==> flow/design.v <==
`timescale 1ns / 1ps
module PE_new #( 
    parameter KERNEL_SIZE       = 3,
    INPUT_TILE_SIZE   = 4,
    INPUT_DATA_WIDTH  = 8,
    KERNEL_DATA_WIDTH = 8,
    CHANNELS          = 3
)(
    input clk,
    input reset,
    input signed [(KERNEL_SIZE * KERNEL_SIZE * KERNEL_DATA_WIDTH * CHANNELS) - 1 : 0] Kernel,
    input signed [(INPUT_TILE_SIZE * INPUT_TILE_SIZE * INPUT_DATA_WIDTH * CHANNELS) - 1 : 0] inpData,
    output reg signed[(INPUT_TILE_SIZE - KERNEL_SIZE + 1) * (INPUT_TILE_SIZE - KERNEL_SIZE + 1) * (KERNEL_DATA_WIDTH + INPUT_DATA_WIDTH + 13) - 1 : 0] outData,
    output reg finalCompute
);
    localparam INPUT_TRANSFORMED_WIDTH = INPUT_DATA_WIDTH + 1;  
    localparam INPUT_TRANSFORMATION_WIDTH_FINAL = INPUT_TRANSFORMED_WIDTH + 1;
    localparam KERNEL_TRANSFORMED_WIDTH = KERNEL_DATA_WIDTH + 3;  
    localparam KERNEL_TRANSFORMATION_WIDTH_FINAL = KERNEL_TRANSFORMED_WIDTH + 3;
    localparam EWMM_WIDTH = INPUT_TRANSFORMED_WIDTH + KERNEL_TRANSFORMED_WIDTH;
    localparam OUTPUT_REG_WIDTH = EWMM_WIDTH + 2;
    localparam OUTPUT_REG_WIDTH_1 = OUTPUT_REG_WIDTH + 2;
    localparam OUTPUT_FINAL_WIDTH = OUTPUT_REG_WIDTH_1 + 1;
    localparam INT_BITS = 8;
    localparam FRAC_BITS = 8;
    localparam TOTAL_BITS = INT_BITS + FRAC_BITS;
    localparam signed [TOTAL_BITS-1:0] HALF = 16'h0080; 
    reg signed [KERNEL_DATA_WIDTH - 1 : 0] kernel_reg [KERNEL_SIZE - 1 : 0] [KERNEL_SIZE - 1 : 0] [CHANNELS - 1 : 0];  
    reg signed [INPUT_DATA_WIDTH - 1 : 0] input_reg [INPUT_TILE_SIZE - 1 : 0] [INPUT_TILE_SIZE - 1 : 0] [CHANNELS - 1 : 0];  
    reg signed [TOTAL_BITS-1:0] kernel_fixed [KERNEL_SIZE - 1 : 0] [KERNEL_SIZE - 1 : 0] [CHANNELS - 1 : 0];
    reg signed [TOTAL_BITS-1:0] kernel_temp_fixed [INPUT_TILE_SIZE - 1 : 0] [KERNEL_SIZE - 1 : 0] [CHANNELS - 1 : 0];
    reg signed [TOTAL_BITS-1:0] kernel_transformed_fixed [INPUT_TILE_SIZE - 1 : 0] [INPUT_TILE_SIZE - 1 : 0] [CHANNELS - 1 : 0];
    reg signed [INPUT_TRANSFORMED_WIDTH - 1 : 0] input_temp_reg [INPUT_TILE_SIZE - 1 : 0] [INPUT_TILE_SIZE - 1 : 0] [CHANNELS - 1 : 0];
    reg signed [INPUT_TRANSFORMATION_WIDTH_FINAL - 1 : 0] input_transformed_reg [INPUT_TILE_SIZE - 1 : 0] [INPUT_TILE_SIZE - 1 : 0] [CHANNELS - 1 : 0];
    reg signed [EWMM_WIDTH + FRAC_BITS - 1 : 0] ewmm_reg [INPUT_TILE_SIZE - 1 : 0] [INPUT_TILE_SIZE - 1 : 0] [CHANNELS - 1 : 0];  
    reg signed [OUTPUT_REG_WIDTH - 1 : 0] output_reg1 [INPUT_TILE_SIZE - KERNEL_SIZE : 0] [INPUT_TILE_SIZE - 1 : 0] [CHANNELS - 1 : 0];
    reg signed [OUTPUT_REG_WIDTH_1 - 1 : 0] output_reg2 [INPUT_TILE_SIZE - KERNEL_SIZE : 0] [INPUT_TILE_SIZE - KERNEL_SIZE : 0] [CHANNELS - 1 : 0];
    reg signed [OUTPUT_FINAL_WIDTH - 1 : 0] output_final_reg [INPUT_TILE_SIZE - KERNEL_SIZE : 0] [INPUT_TILE_SIZE - KERNEL_SIZE : 0];
    reg LoadDone, TransStage1Done, TransStage2Done, ewmmDone, out1Done, out2Done;
    integer i, j, k;  
    always @(posedge clk)
    begin
        if(reset)
        begin
            LoadDone <= 1'b0;
            for (i = 0; i < KERNEL_SIZE; i = i + 1)
            begin
                for (j = 0; j < KERNEL_SIZE; j = j + 1)
                begin
                    for (k = 0; k < CHANNELS; k = k + 1)
                    begin
                        kernel_reg[i][j][k] <= 0;
                        kernel_fixed[i][j][k] <= 0;
                    end
                end
            end
        end
        else
        begin
            for (i = 0; i < KERNEL_SIZE; i = i + 1)
            begin
                for (j = 0; j < KERNEL_SIZE; j = j + 1)
                begin
                    for (k = 0; k < CHANNELS; k = k + 1)
                    begin
                        kernel_reg[i][j][k] <= Kernel[((k * KERNEL_SIZE * KERNEL_SIZE + i * KERNEL_SIZE + j) * KERNEL_DATA_WIDTH) +: KERNEL_DATA_WIDTH];
                        kernel_fixed[i][j][k] <= Kernel[((k * KERNEL_SIZE * KERNEL_SIZE + i * KERNEL_SIZE + j) * KERNEL_DATA_WIDTH) +: KERNEL_DATA_WIDTH] << FRAC_BITS;
                    end
                end
            end
            LoadDone <= 1'b1;
        end
    end
    always @(posedge clk)
    begin
        if(reset)
        begin
            for (i = 0; i < INPUT_TILE_SIZE; i = i + 1)
            begin
                for (j = 0; j < INPUT_TILE_SIZE; j = j + 1)
                begin
                    for (k = 0; k < CHANNELS; k = k + 1)
                    begin
                        input_reg[i][j][k] <= 0;
                    end
                end
            end
        end
        else
        begin
            for (i = 0; i < INPUT_TILE_SIZE; i = i + 1)
            begin
                for (j = 0; j < INPUT_TILE_SIZE; j = j + 1)
                begin
                    for (k = 0; k < CHANNELS; k = k + 1)
                    begin
                        input_reg[i][j][k] <= inpData[((k * INPUT_TILE_SIZE * INPUT_TILE_SIZE + i * INPUT_TILE_SIZE + j) * INPUT_DATA_WIDTH) +: INPUT_DATA_WIDTH];
                    end
                end
            end
        end
    end
    always @(posedge clk)
    begin
        if (reset)
        begin
            for(k = 0; k < CHANNELS; k = k + 1)
            begin
                for(j = 0; j < INPUT_TILE_SIZE; j = j + 1)
                begin
                    for(i = 0; i < INPUT_TILE_SIZE; i = i + 1)
                    begin
                        input_temp_reg[i][j][k] <= 0;
                    end
                end
            end
        end
        else
        begin
            for(k = 0; k < CHANNELS; k = k + 1)
            begin
                for(j = 0; j < INPUT_TILE_SIZE; j = j + 1)
                begin
                    input_temp_reg[3][j][k] <= input_reg[3][j][k] - input_reg[1][j][k];
                    input_temp_reg[2][j][k] <= input_reg[2][j][k] + input_reg[1][j][k];
                    input_temp_reg[1][j][k] <= -input_reg[2][j][k] + input_reg[1][j][k];
                    input_temp_reg[0][j][k] <= input_reg[2][j][k] - input_reg[0][j][k];
                end
            end
        end
    end
    always @(posedge clk)
    begin
        if (reset)
        begin
            for(k = 0; k < CHANNELS; k = k + 1)
            begin
                for(j = 0; j < INPUT_TILE_SIZE; j = j + 1)
                begin
                    for(i = 0; i < INPUT_TILE_SIZE; i = i + 1)
                    begin
                        input_transformed_reg[j][i][k] <= 0;
                    end
                end
            end
        end
        else
        begin
            for(k = 0; k < CHANNELS; k = k + 1)
            begin
                for(j = 0; j < INPUT_TILE_SIZE; j = j + 1)
                begin
                    input_transformed_reg[j][3][k] <= input_temp_reg[j][3][k] - input_temp_reg[j][1][k];
                    input_transformed_reg[j][2][k] <= input_temp_reg[j][2][k] + input_temp_reg[j][1][k];
                    input_transformed_reg[j][1][k] <= -input_temp_reg[j][2][k] + input_temp_reg[j][1][k];
                    input_transformed_reg[j][0][k] <= input_temp_reg[j][2][k] - input_temp_reg[j][0][k];
                end
            end
        end
    end
    always @(posedge clk)
    begin
        if (reset)
        begin
            TransStage1Done <= 1'b0;
            for(k = 0; k < CHANNELS; k = k + 1)
            begin
                for(j = 0; j < KERNEL_SIZE; j = j + 1)
                begin
                    for(i = 0; i < INPUT_TILE_SIZE; i = i + 1)
                    begin
                        kernel_temp_fixed[i][j][k] <= 0;
                    end
                end
            end
        end
        else
        begin
            for(k = 0; k < CHANNELS; k = k + 1)
            begin
                for(j = 0; j < KERNEL_SIZE; j = j + 1)
                begin
                    kernel_temp_fixed[0][j][k] <= kernel_fixed[0][j][k];
                    kernel_temp_fixed[1][j][k] <= 
                        ((kernel_fixed[0][j][k] * HALF) >> FRAC_BITS) + 
                        ((kernel_fixed[1][j][k] * HALF) >> FRAC_BITS) + 
                        ((kernel_fixed[2][j][k] * HALF) >> FRAC_BITS);
                    kernel_temp_fixed[2][j][k] <= 
                        ((kernel_fixed[0][j][k] * HALF) >> FRAC_BITS) + 
                        (((-kernel_fixed[1][j][k]) * HALF) >> FRAC_BITS) + 
                        ((kernel_fixed[2][j][k] * HALF) >> FRAC_BITS);
                    kernel_temp_fixed[3][j][k] <= kernel_fixed[2][j][k];
                end
            end
            if (LoadDone)
                TransStage1Done <= 1'b1;
        end
    end
    always @(posedge clk)
    begin
        if (reset)
        begin
            TransStage2Done <= 1'b0;
            for(k = 0; k < CHANNELS; k = k + 1)
            begin
                for(j = 0; j < INPUT_TILE_SIZE; j = j + 1)
                begin
                    for(i = 0; i < INPUT_TILE_SIZE; i = i + 1)
                    begin
                        kernel_transformed_fixed[j][i][k] <= 0;
                    end
                end
            end
        end
        else
        begin
            for(k = 0; k < CHANNELS; k = k + 1)
            begin
                for(j = 0; j < INPUT_TILE_SIZE; j = j + 1)
                begin
                    kernel_transformed_fixed[j][0][k] <= kernel_temp_fixed[j][0][k];
                    kernel_transformed_fixed[j][1][k] <= 
                        ((kernel_temp_fixed[j][0][k] * HALF) >> FRAC_BITS) + 
                        ((kernel_temp_fixed[j][1][k] * HALF) >> FRAC_BITS) + 
                        ((kernel_temp_fixed[j][2][k] * HALF) >> FRAC_BITS);
                    kernel_transformed_fixed[j][2][k] <= 
                        ((kernel_temp_fixed[j][0][k] * HALF) >> FRAC_BITS) + 
                        (((-kernel_temp_fixed[j][1][k]) * HALF) >> FRAC_BITS) + 
                        ((kernel_temp_fixed[j][2][k] * HALF) >> FRAC_BITS);
                    kernel_transformed_fixed[j][3][k] <= kernel_temp_fixed[j][2][k];
                end
            end
            if (TransStage1Done)
                TransStage2Done <= 1'b1;
        end
    end
    always @(posedge clk)
    begin
        if (reset)
        begin
            ewmmDone <= 1'b0;
            for (k = 0; k < CHANNELS; k = k + 1)
            begin
                for (i = 0; i < INPUT_TILE_SIZE; i = i + 1)
                begin
                    for (j = 0; j < INPUT_TILE_SIZE; j = j + 1)
                    begin
                        ewmm_reg[i][j][k] <= 0;
                    end
                end
            end
        end
        else
        begin
            for (k = 0; k < CHANNELS; k = k + 1)
            begin
                for (i = 0; i < INPUT_TILE_SIZE; i = i + 1)
                begin
                    for (j = 0; j < INPUT_TILE_SIZE; j = j + 1)
                    begin
                        ewmm_reg[i][j][k] <= (input_transformed_reg[i][j][k] << FRAC_BITS) * kernel_transformed_fixed[i][j][k];
                    end
                end
            end
            if (TransStage2Done)
                ewmmDone <= 1'b1;
        end
    end
    always @(posedge clk)
    begin
        if (reset)
        begin
            out1Done <= 1'b0;
            for (k = 0; k < CHANNELS; k = k + 1)
            begin
                for (j = 0; j < INPUT_TILE_SIZE; j = j + 1)
                begin
                    output_reg1[0][j][k] <= 0;
                    output_reg1[1][j][k] <= 0;
                end
            end
        end
        else
        begin
            for (k = 0; k < CHANNELS; k = k + 1)
            begin
                for (j = 0; j < INPUT_TILE_SIZE; j = j + 1)
                begin
                    output_reg1[1][j][k] <= (ewmm_reg[1][j][k] + ewmm_reg[2][j][k] + ewmm_reg[3][j][k]) >> FRAC_BITS;
                    output_reg1[0][j][k] <= (ewmm_reg[2][j][k] - ewmm_reg[1][j][k] - ewmm_reg[0][j][k]) >> FRAC_BITS;
                end
            end
            if (ewmmDone)
                out1Done <= 1'b1;
        end
    end
    always @(posedge clk)
    begin
        if (reset)
        begin
            out2Done <= 1'b0;
            for (k = 0; k < CHANNELS; k = k + 1)
            begin
                for (j = 0; j < INPUT_TILE_SIZE - KERNEL_SIZE + 1; j = j + 1)
                begin
                    output_reg2[j][0][k] <= 0;
                    output_reg2[j][1][k] <= 0;
                end
            end
        end
        else
        begin
            for (k = 0; k < CHANNELS; k = k + 1)
            begin
                for (j = 0; j < INPUT_TILE_SIZE - KERNEL_SIZE + 1; j = j + 1)
                begin
                    output_reg2[j][1][k] <= output_reg1[j][3][k] + output_reg1[j][2][k] + output_reg1[j][1][k];
                    output_reg2[j][0][k] <= output_reg1[j][2][k] - output_reg1[j][1][k] - output_reg1[j][0][k];
                end
            end
            if (out1Done)
                out2Done <= 1'b1;
        end
    end
    always @(posedge clk)
    begin
        if (reset)
        begin
            finalCompute <= 1'b0;
            for (i = 0; i < INPUT_TILE_SIZE - KERNEL_SIZE + 1; i = i + 1)
            begin
                for (j = 0; j < INPUT_TILE_SIZE - KERNEL_SIZE + 1; j = j + 1)
                begin
                    output_final_reg[i][j] <= 0;
                end
            end
        end
        else
        begin
            if (out2Done)
            begin
                for (i = 0; i < INPUT_TILE_SIZE - KERNEL_SIZE + 1; i = i + 1)
                begin
                    for (j = 0; j < INPUT_TILE_SIZE - KERNEL_SIZE + 1; j = j + 1)
                    begin
                        output_final_reg[i][j] <= 0;  
                        for (k = 0; k < CHANNELS; k = k + 1)
                        begin
                            output_final_reg[i][j] <= output_final_reg[i][j] + output_reg2[i][j][k];
                        end
                    end
                end
                finalCompute <= 1'b1;
            end
        end
    end
    always @(posedge clk)
    begin
        if (reset)
        begin
            for (i = 0; i < (INPUT_TILE_SIZE - KERNEL_SIZE + 1) * (INPUT_TILE_SIZE - KERNEL_SIZE + 1); i = i + 1)
            begin
                outData[i * (KERNEL_DATA_WIDTH + INPUT_DATA_WIDTH + 13) +: (KERNEL_DATA_WIDTH + INPUT_DATA_WIDTH + 13)] <= 0;
            end
        end
        else if (finalCompute)
        begin
            for (i = 0; i < INPUT_TILE_SIZE - KERNEL_SIZE + 1; i = i + 1)
            begin
                for (j = 0; j < INPUT_TILE_SIZE - KERNEL_SIZE + 1; j = j + 1)
                begin
                    outData[((i * (INPUT_TILE_SIZE - KERNEL_SIZE + 1) + j) * (KERNEL_DATA_WIDTH + INPUT_DATA_WIDTH + 13)) +: (KERNEL_DATA_WIDTH + INPUT_DATA_WIDTH + 13)] <= output_final_reg[i][j];
                end
            end
        end
    end
endmodule
Tool chain data of PE_new --
Tool output for the design above, in the order of the flow. Line numbers count from 1 in the design file above. The mark -- stands for no value.
Design: top PE_new, clock port clk, cell library sky130hd, timing corner tt_025C_1v80

Word level --
Source: Yosys, flattened and elaborated. Widths are those after wreduce; folded enables and synchronous resets count as part of the registers. Registers that Yosys merges into a memory's read port (data or address) are not register bits. Print and check cells do not count. Equal cells are merged and count once.
Cells by class: mux-type cells 1, multiply operators 16, add/sub/neg operators 103
Operators with widths (count):
- 10-bit by 16-bit multiplier with 20-bit output | 12
- 10-bit by 8-bit multiplier with 12-bit output | 4
- 28-bit adder | 8
- 28-bit subtractor | 8
- 8-bit by 8-bit adder with 9-bit output | 18
- 9-bit by 8-bit adder with 10-bit output | 12
- 25-bit by 24-bit adder with 25-bit output | 4
- 9-bit by 9-bit subtractor with 10-bit output | 8
- 8-bit by 8-bit subtractor with 9-bit output | 8
- 9-bit negation | 7
- 9-bit by 8-bit adder with 9-bit output | 6
- 21-bit by 20-bit adder with 22-bit output | 2
- 21-bit by 21-bit subtractor with 22-bit output | 2
- 20-bit by 20-bit adder with 21-bit output | 2
- 20-bit by 20-bit subtractor with 21-bit output | 2
- 10-bit by 9-bit adder with 10-bit output | 4
- 9-bit by 9-bit adder with 10-bit output | 4
- 9-bit negation with 10-bit output | 4
- 8-bit negation with 9-bit output | 4
- 1-bit 2-to-1 mux | 1
Word-level totals: cells after elaboration 248, input port bits 602, output and inout port bits 117, flip-flop bits (word level) 1592

Longest topological paths --
Depth = most cells in a row (Yosys ltp): at word level without a register or memory, in the mapped netlist without a sequential cell, where the memories' decode and read muxes count.
Logic depth: word-level depth 3, ABC_AREA 0, mapped depth 22, depth with buffers taken out 21

Synthesis result --
Yosys stat after the flow's synthesis: flattened, memories mapped to cells. It holds for the ABC_AREA given above (unset counts as 0); a run with the other value may have another netlist. The area totals of this step are shown rounded.
Cells by type:
- sky130_fd_sc_hd__dfxtp_1 | count 1061, total area 2.12E+04 um2
- sky130_fd_sc_hd__ha_1 | count 1224, total area 1.53E+04 um2
- sky130_fd_sc_hd__fa_1 | count 506, total area 1.01E+04 um2
- sky130_fd_sc_hd__inv_1 | count 1084, total area 4.07E+03 um2
- sky130_fd_sc_hd__xnor2_1 | count 409, total area 3.58E+03 um2
- sky130_fd_sc_hd__nor2b_1 | count 454, total area 2.84E+03 um2
- sky130_fd_sc_hd__nor2_1 | count 717, total area 2.69E+03 um2
- sky130_fd_sc_hd__and2_1 | count 353, total area 2.21E+03 um2
- sky130_fd_sc_hd__a21oi_1 | count 296, total area 1.48E+03 um2
- sky130_fd_sc_hd__xor2_1 | count 131, total area 1147.35 um2
- sky130_fd_sc_hd__a21o_1 | count 150, total area 1126.08 um2
- sky130_fd_sc_hd__mux2i_1 | count 109, total area 1.09E+03 um2
- sky130_fd_sc_hd__nand2_1 | count 288, total area 1.08E+03 um2
- sky130_fd_sc_hd__o21ai_0 | count 182, total area 910.874 um2
- sky130_fd_sc_hd__nor3_1 | count 147, total area 735.706 um2
- sky130_fd_sc_hd__nand2b_1 | count 98, total area 613.088 um2
- sky130_fd_sc_hd__clkbuf_1 | count 161, total area 604.33 um2
- sky130_fd_sc_hd__o21bai_1 | count 71, total area 533.011 um2
Not listed: further types 56, cells in them 377.
Synthesis totals: standard cells after synthesis 7818, flip-flops 1061, chip area (Yosys) 74200 um2, buffers 223, area of sequential cells 21200 um2

Worst setup path after synthesis --
Source: OpenSTA report_checks on the synthesized netlist (no wires, ideal clock, input and output delay 20% of the period each), path of least setup slack; recovery checks are left aside. Register names are those of the netlist, which keeps one name where synthesis merged equal registers.
Path post-synthesis: path kind register to register, from register kernel_transformed_fixed, to register ewmm_reg, path delay 4863 ps, path slack 1377 ps, launch time at the first pin 0 ps, required time 6112 ps, clock period 6240 ps, library setup time 128 ps, driving pins on the path 21, path buffers 1, arrival 4735 ps, synthesis period reached 4863 ps
"path delay" is the arrival time less input delay plus setup time. "driving pins on the path" counts driving pins, that of a launching flip-flop among them; a cell with two outputs on the path counts twice. "synthesis period reached" = period - worst setup slack (recovery checks aside). The figure is calculated, with input and output delays left at 20% of the set period. Where an end lacks its bit number, it is one bit of the signal, or one of the new flip-flops if synthesis recoded a state register. The rows between start and end are the longest chain of elaborated cells between them; the timing report does not say that the signal goes this way. Where chains are equally long, one stands for them. A line is the first line of the expression or statement that the cell stems from. Yosys adds cells for indexed reads and writes and turns some case tables into memories. A register here has more assigning lines than the two given.
On the way, post-synthesis: cells stage by stage sky130_fd_sc_hd__dfxtp_1 > sky130_fd_sc_hd__clkbuf_1 > sky130_fd_sc_hd__nand2_1 > sky130_fd_sc_hd__fa_1 > sky130_fd_sc_hd__inv_1 > sky130_fd_sc_hd__ha_1 > sky130_fd_sc_hd__ha_1 > sky130_fd_sc_hd__inv_1 > sky130_fd_sc_hd__fa_1 > sky130_fd_sc_hd__fa_1 > sky130_fd_sc_hd__inv_1 > sky130_fd_sc_hd__fa_1 > sky130_fd_sc_hd__a21o_1 > sky130_fd_sc_hd__a21oi_1 > sky130_fd_sc_hd__o21bai_1 > sky130_fd_sc_hd__a21oi_1 > sky130_fd_sc_hd__o21ai_0 > sky130_fd_sc_hd__a21o_1 > sky130_fd_sc_hd__a21oi_1 > sky130_fd_sc_hd__xnor2_1 > sky130_fd_sc_hd__nor2_1, cells in the longest elaborated chain 1, elaborated cells on any way between the ends 1, RTL lines with such cells 1, those cells by class mul (1)
Ends and longest elaborated chain, post-synthesis:
- start: declaration | RTL line 32 | reg signed [TOTAL_BITS-1:0] kernel_transformed_fixed [INPUT_TILE_SIZE - 1 : 0] [INPUT_TILE_SIZE - 1 : 0] [CHAN ...
- start: assignment | RTL line 221 | kernel_transformed_fixed[j][0][k] <= kernel_temp_fixed[j][0][k];
- start: assignment | RTL line 222 | kernel_transformed_fixed[j][1][k] <=
- 10-bit by 16-bit multiplier with 20-bit output | RTL line 261 | ewmm_reg[i][j][k] <= (input_transformed_reg[i][j][k] << FRAC_BITS) * kernel_transformed_fixed[i][j][k];
- end: assignment | RTL line 248 | ewmm_reg[i][j][k] <= 0;
- end: assignment | RTL line 261
- end: declaration | RTL line 35 | reg signed [EWMM_WIDTH + FRAC_BITS - 1 : 0] ewmm_reg [INPUT_TILE_SIZE - 1 : 0] [INPUT_TILE_SIZE - 1 : 0] [CHAN ...

Timing after layout --
From the final timing report of run 1: the path of least setup slack in the routed layout; clock arrival at registers is part of the times. The path's times are printed in steps of 10 ps; the period is the one set.
Path post-layout: path kind register to register, from register kernel_transformed_fixed, to register ewmm_reg, driving pins on the path 20, path slack 3240 ps, launch time at the first pin 780 ps, clock period 8740 ps, library setup time 150 ps, arrival 6100 ps, path buffers 0, required time 9330 ps
Where an end lacks its bit number, it is one bit of the signal, or one of the new flip-flops if synthesis recoded a state register. The rows between start and end are the longest chain of elaborated cells between them; the timing report does not say that the signal goes this way. Where chains are equally long, one stands for them. A register here has more assigning lines than the two given.
On the way, post-layout: cells stage by stage sky130_fd_sc_hd__dfxtp_1 > sky130_fd_sc_hd__nand2_1 > sky130_fd_sc_hd__fa_1 > sky130_fd_sc_hd__inv_1 > sky130_fd_sc_hd__ha_1 > sky130_fd_sc_hd__ha_1 > sky130_fd_sc_hd__inv_1 > sky130_fd_sc_hd__fa_1 > sky130_fd_sc_hd__fa_1 > sky130_fd_sc_hd__inv_1 > sky130_fd_sc_hd__fa_1 > sky130_fd_sc_hd__a21o_1 > sky130_fd_sc_hd__a21oi_1 > sky130_fd_sc_hd__o21bai_1 > sky130_fd_sc_hd__a21oi_1 > sky130_fd_sc_hd__o21ai_0 > sky130_fd_sc_hd__a21o_1 > sky130_fd_sc_hd__a21oi_1 > sky130_fd_sc_hd__xnor2_1 > sky130_fd_sc_hd__nor2_1, cells in the longest elaborated chain 1, elaborated cells on any way between the ends 1, RTL lines with such cells 1, those cells by class mul (1)
Ends and longest elaborated chain, post-layout:
- start: declaration | RTL line 32 | reg signed [TOTAL_BITS-1:0] kernel_transformed_fixed [INPUT_TILE_SIZE - 1 : 0] [INPUT_TILE_SIZE - 1 : 0] [CHAN ...
- start: assignment | RTL line 221 | kernel_transformed_fixed[j][0][k] <= kernel_temp_fixed[j][0][k];
- start: assignment | RTL line 222 | kernel_transformed_fixed[j][1][k] <=
- 10-bit by 16-bit multiplier with 20-bit output | RTL line 261 | ewmm_reg[i][j][k] <= (input_transformed_reg[i][j][k] << FRAC_BITS) * kernel_transformed_fixed[i][j][k];
- end: assignment | RTL line 248 | ewmm_reg[i][j][k] <= 0;
- end: assignment | RTL line 261
- end: declaration | RTL line 35 | reg signed [EWMM_WIDTH + FRAC_BITS - 1 : 0] ewmm_reg [INPUT_TILE_SIZE - 1 : 0] [INPUT_TILE_SIZE - 1 : 0] [CHAN ...

Design PE_new on sky130hd. What follows are 2 stored runs of the flow, each under its own settings; their order means nothing. The constraints put input and output delay at 20% of the set period each and load the outputs with 0.01 pF.
By "period achieved" is meant the clock period of the run minus its worst setup slack. This is arithmetic on one report: input and output delays are still those of the set period (20% each).
"critical setup path time" means the part of the period allowed to the worst setup path (the constraints hold back 20% at inputs and 20% at outputs) less its slack; where the path has registers, the arrival times of their clocks count too.
By "power" is meant OpenSTA's value without simulated activity: inputs other than the clock are taken to toggle once in ten clock periods, and the tool carries that through the logic.
"critical setup path time" is given in steps of 10 ps.
Values from the reports are rounded here.

* Run 1 | settings: period_ns 8.74; CORE_UTILIZATION 32; CORE_ASPECT_RATIO 1.72; CELL_PAD_IN_SITES_GLOBAL_PLACEMENT 1; ABC_AREA 0; GPL_TIMING_DRIVEN 1; CTS_CLUSTER_SIZE 27; MIN_ROUTING_LAYER met2; CAP_MARGIN 20; CORE_MARGIN 2; SLEW_MARGIN 20 | results: worst slack on setup checks 3240 ps; area of the die 236000 um2; period achieved 5504 ps; critical setup path time 5500 ps; worst path kind register to register; power 20600 uW; setup total negative slack 0 ps; post-layout utilization 0.364; netlist area reported by Yosys 74200 um2
* Run 2 | settings: period_ns 5.14; CORE_UTILIZATION 54; CAP_MARGIN 20; CORE_MARGIN 2; SLEW_MARGIN 20 | results: worst slack on setup checks 250 ps; area of the die 140000 um2; period achieved 4890 ps; critical setup path time 4890 ps; worst path kind register to register; power 34100 uW; setup total negative slack 0 ps; post-layout utilization 0.609; netlist area reported by Yosys 74200 um2
